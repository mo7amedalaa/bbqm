==> flow/design.v <==
module bcd_counter(clk,reset,count,led,updown);
input clk,reset,updown;
output reg [2:0] count;
output reg led = 0 ;
always @(posedge clk or posedge reset)
begin
	     if (reset)
	             	begin
			              count <= 0;
			              led=0;
		            end
     	 else
		            begin
			              if(updown)
				                begin
				                   if(count == 7)
						                 led=1;
					                 else
						                   begin
							                  count <= count + 1;
							                  led=0;
						                   end
				                end
		                else
				                begin
				                   if(count != 0)
						                   begin
							                   count <= count - 1;
							                   led=0;
						                   end
					                  else if(count==0)
					                     begin
					                        led=1;
					                     end
		 		                end
		            end
end
endmodule
module sevenSegments (bcd,dec); 
input [2:0]bcd;
output reg [6:0] dec; 
always@(bcd)
begin
	case(bcd)
	3'b000 : dec = ~7'b1111110;  
	3'b001 : dec = ~7'b0110000;  
	3'b010 : dec = ~7'b1101101;  
	3'b011 : dec = ~7'b1111001;  
	3'b100 : dec = ~7'b0110011;  
	3'b101 : dec = ~7'b1011011;  
	3'b110 : dec = ~7'b1011111;  
	3'b111 : dec = ~7'b1110000;  
	default : dec = ~7'b1111110;  
	endcase
end
endmodule
module Clock_Divider(clk,reset,slow_clk);
  input clk,reset;
  output reg slow_clk;
  reg[24:0]count;
  always@(posedge clk or posedge reset)
  begin
    if(reset)
      begin
        count <= 0;
        slow_clk <= 0;
      end
    else
      begin
         if(count < 1_000_000)
             count <= count + 1;
         else
           begin
             slow_clk <= ~slow_clk;
             count <=0;
           end
      end
  end
endmodule
module Flip_Flop(clk,d,q);
  input clk , d;
  output reg q;
  always@(posedge clk)
  q <= d;
endmodule
; ---- From RTL to reports: Clock_Divider
; The steps from the RTL of Clock_Divider to its reports follow in flow order.
; Lines are those of the file above, counted from 1.
; Operators: Yosys type, input widths -> output width; for muxes data width and select width s.
; Cell names lack the library's common part.
; A cell with n/a has no value.
[setup]
top = Clock_Divider
clock_port = clk
cell_library = sky130hd
pvt_corner = tt_025C_1v80

; ---- Elaborated design
; Source: Yosys, flattened and elaborated, memories not mapped. Widths are those after wreduce; folded enables and synchronous resets count as part of the registers. Registers that Yosys merges into a memory's read port (data or address) are not register bits. Print and check cells do not count. Equal cells are merged and count once.
[word_totals]
regBits = 26
latchBits = 0
ram_bits = 0
mem_bits_ro = 0
clocked_rd_ports_x_width = 0
memories = 0
inputBits = 2
wordCells = 6
[op_classes]
n_addsub = 1
n_mul = 0
n_div = 0
n_cmp = 1
equal = 0
shifts = 0
mux = 1
logic = 1
n_reduce_logical = 0
[op_table]
columns = cell, count
row1 = $add 25x1->25 const B, 1
row2 = $lt 25x20->1 const B, 1
row3 = $mux 25, 1
row4 = $not 1->1, 1

; ---- Logic depth
; Longest topological path by Yosys (ltp), each cell counted once; first at word level (registers and memories cut), then after technology mapping (sequential cells cut; the memories' decode and read muxes count).
[depth]
ltp_word = 2
abc_area = 0
depth_mapped = 5

; ---- Netlist
; Yosys stat after the flow's synthesis: flattened, memories mapped to cells. It holds for the ABC_AREA given above (unset counts as 0); a run with the other value may have another netlist.
[by_type]
columns = cell_type, count, area_total_um2
row1 = dfrtp_1, 26, 650.624
row2 = xnor2_1, 9, 78.826
row3 = nor2_1, 16, 60.058
row4 = or4_1, 5, 37.536
row5 = a21oi_1, 7, 35.034
row6 = o31ai_1, 4, 30.029
row7 = inv_1, 7, 26.275
row8 = xor2_1, 3, 26.275
row9 = nand3_1, 5, 25.024
row10 = nor4_1, 4, 25.024
row11 = or3_1, 4, 25.024
row12 = nand2_1, 6, 22.522
row13 = o21ai_0, 4, 20.019
row14 = nand4_1, 3, 18.768
row15 = or3_2, 2, 15.014
row16 = ha_1, 1, 12.512
row17 = a311oi_1, 1, 8.758
row18 = clkbuf_1, 2, 7.507
; Not listed: further types 5, cells in them 5.
[mapped]
mapped_cells = 114
area_um2 = 1151.1
seq_area_um2 = 650.6
flip_flops = 26
buffers = 3

; ---- Timing after synthesis
; Source: OpenSTA report_checks on the synthesized netlist (no wires, ideal clock, input and output delay 20% of the period each), path of least setup slack; recovery checks are left aside. Register names are those of the netlist, which keeps one name where synthesis merged equal registers.
[synth_path]
kind = register -> register
start = reg count[2]
end = reg count[17]
clock_period_ns = 3.36
t_arrival_ns = 1.721
setup_slack_ns = 1.561
path_delay_ns = 1.799
stages = 6
path_buffers = 1
synth_period_reached_ns = 1.799
; "path_delay_ns" is the arrival time less input delay plus setup time.
; "stages": output pins that drive a net of the path, with the launching flip-flop's if there is one; two outputs of one cell count as two.
; "synth_period_reached_ns" = period - worst setup slack (recovery checks aside). The figure is calculated, with input and output delays left at 20% of the set period.
; The rows between start and end are the longest chain of elaborated cells between them; the timing report does not say that the signal goes this way. Where chains are equally long, one stands for them.
; A line is the first line of the expression or statement that the cell stems from. Yosys adds cells for indexed reads and writes and turns some case tables into memories.
; A register here has more assigning lines than the two given.
[synth_via]
path_cell_list = dfrtp_1 > nand2_2 > or4_1 > buf_2 > or4_1 > a21oi_1
elab_chain_len = 2
cells_between = 3
lines_between = 2
[synth_rtl]
columns = item, line_no
row1 = from (decl), 60  ; reg[24:0]count;
row2 = from (assign), 65  ; count <= 0;
row3 = from (assign), 71  ; count <= count + 1;
row4 = $add 25x1->25, 71
row5 = $mux 25, 70  ; if(count < 1_000_000)
row6 = to (assign), 65
row7 = to (assign), 71
row8 = to (decl), 60

; ---- Path in the finished layout
; From the final timing report of run A: the path of least setup slack in the routed layout; clock arrival at registers is part of the times.
[layout_path]
kind = register -> register
start = reg count[6]
end = reg count[17]
clock_period_ns = 2.71
t_arrival_ns = 2.26
setup_slack_ns = 0.70
stages = 5
path_buffers = 0
; The rows between start and end are the longest chain of elaborated cells between them; the timing report does not say that the signal goes this way. Where chains are equally long, one stands for them.
; A register here has more assigning lines than the two given.
[layout_via]
path_cell_list = dfrtp_1 > nand3_1 > or4_1 > or4_1 > a21oi_1
elab_chain_len = 2
cells_between = 3
lines_between = 2
[layout_rtl]
columns = item, line_no
row1 = from (decl), 60  ; reg[24:0]count;
row2 = from (assign), 65  ; count <= 0;
row3 = from (assign), 71  ; count <= count + 1;
row4 = $add 25x1->25, 71
row5 = $mux 25, 70  ; if(count < 1_000_000)
row6 = to (assign), 65
row7 = to (assign), 71
row8 = to (decl), 60

## Implementation results

Stored flow runs of Clock_Divider (2 of them; Yosys, OpenROAD, sky130hd). They differ in their settings and are not a sequence. Constraints: input delay and output delay 20% of the set period each, output load 0.01 pF.
By "clock_period_reached_ns" is meant the clock period of the run minus its worst setup slack. This is arithmetic on one report: input and output delays are still those of the set period (20% each).
"critical_path_time_ns" = time allowed to the worst setup path (clock period - input delay - output delay, where it has them) - its slack; a late launch clock adds to it, a late capture clock takes from it.
"totalPower_uw" is the tool's figure for a default switching activity; nothing was simulated.

# run A
==> flow/run.sh <==
#!/bin/bash
# the make line also repeats the synthesis and layout settings of config.mk as NAME=value (left out here)
make -C /OpenROAD-flow-scripts/flow DESIGN_CONFIG=/design/flow/config.mk WORK_HOME=/design/flow/orfs CLKGATE_MAP_FILE= finish
==> flow/config.mk <==
export PLATFORM = sky130hd
export DESIGN_NAME = Clock_Divider
export DESIGN_NICKNAME = Clock_Divider
export VERILOG_FILES = /design/flow/design.v
export SDC_FILE = /design/flow/constraint.sdc
export NUM_CORES = 4
export LEC_CHECK = 0
export CAP_MARGIN = 20
export CORE_MARGIN = 2
export CORE_UTILIZATION = 40
export SLEW_MARGIN = 20
==> flow/constraint.sdc <==
create_clock -name core_clock -period 2.71 [get_ports {clk}]
set_input_delay 0.5420 -clock core_clock [delete_from_list [all_inputs] [get_ports {clk}]]
set_output_delay 0.5420 -clock core_clock [all_outputs]
set_load 0.01 [all_outputs]

==> run A: results <==
clock_period_reached_ns=2.012
post_route_stdcell_area_um2=1242.4
final_util_frac=0.454
final_hold_ws_ns=0.485
critical_path_time_ns=2.01
worstPathKind="register -> register"
totalPower_uw=601.5
ws_setup_ns=0.698
tns_ns=0.000
synthArea_um2=1151.1
design.die.area_um2=3322.9

# run B
==> flow/run.sh <==
#!/bin/bash
# the make line also repeats the synthesis and layout settings of config.mk as NAME=value (left out here)
make -C /OpenROAD-flow-scripts/flow DESIGN_CONFIG=/design/flow/config.mk WORK_HOME=/design/flow/orfs CLKGATE_MAP_FILE= finish
==> flow/config.mk <==
export PLATFORM = sky130hd
export DESIGN_NAME = Clock_Divider
export DESIGN_NICKNAME = Clock_Divider
export VERILOG_FILES = /design/flow/design.v
export SDC_FILE = /design/flow/constraint.sdc
export NUM_CORES = 4
export LEC_CHECK = 0
export CAP_MARGIN = 20
export CELL_PAD_IN_SITES_GLOBAL_PLACEMENT = 1
export CORE_ASPECT_RATIO = 1.06
export CORE_MARGIN = 9
export CORE_UTILIZATION = 63
export GPL_ROUTABILITY_DRIVEN = 1
export PLACE_DENSITY_LB_ADDON = 0.23
export SLEW_MARGIN = 15
==> flow/constraint.sdc <==
create_clock -name core_clock -period 1.45 [get_ports {clk}]
set_input_delay 0.2900 -clock core_clock [delete_from_list [all_inputs] [get_ports {clk}]]
set_output_delay 0.2900 -clock core_clock [all_outputs]
set_load 0.01 [all_outputs]

==> run B: results <==
outcome="did not finish, placement stopped with FLW-0024"
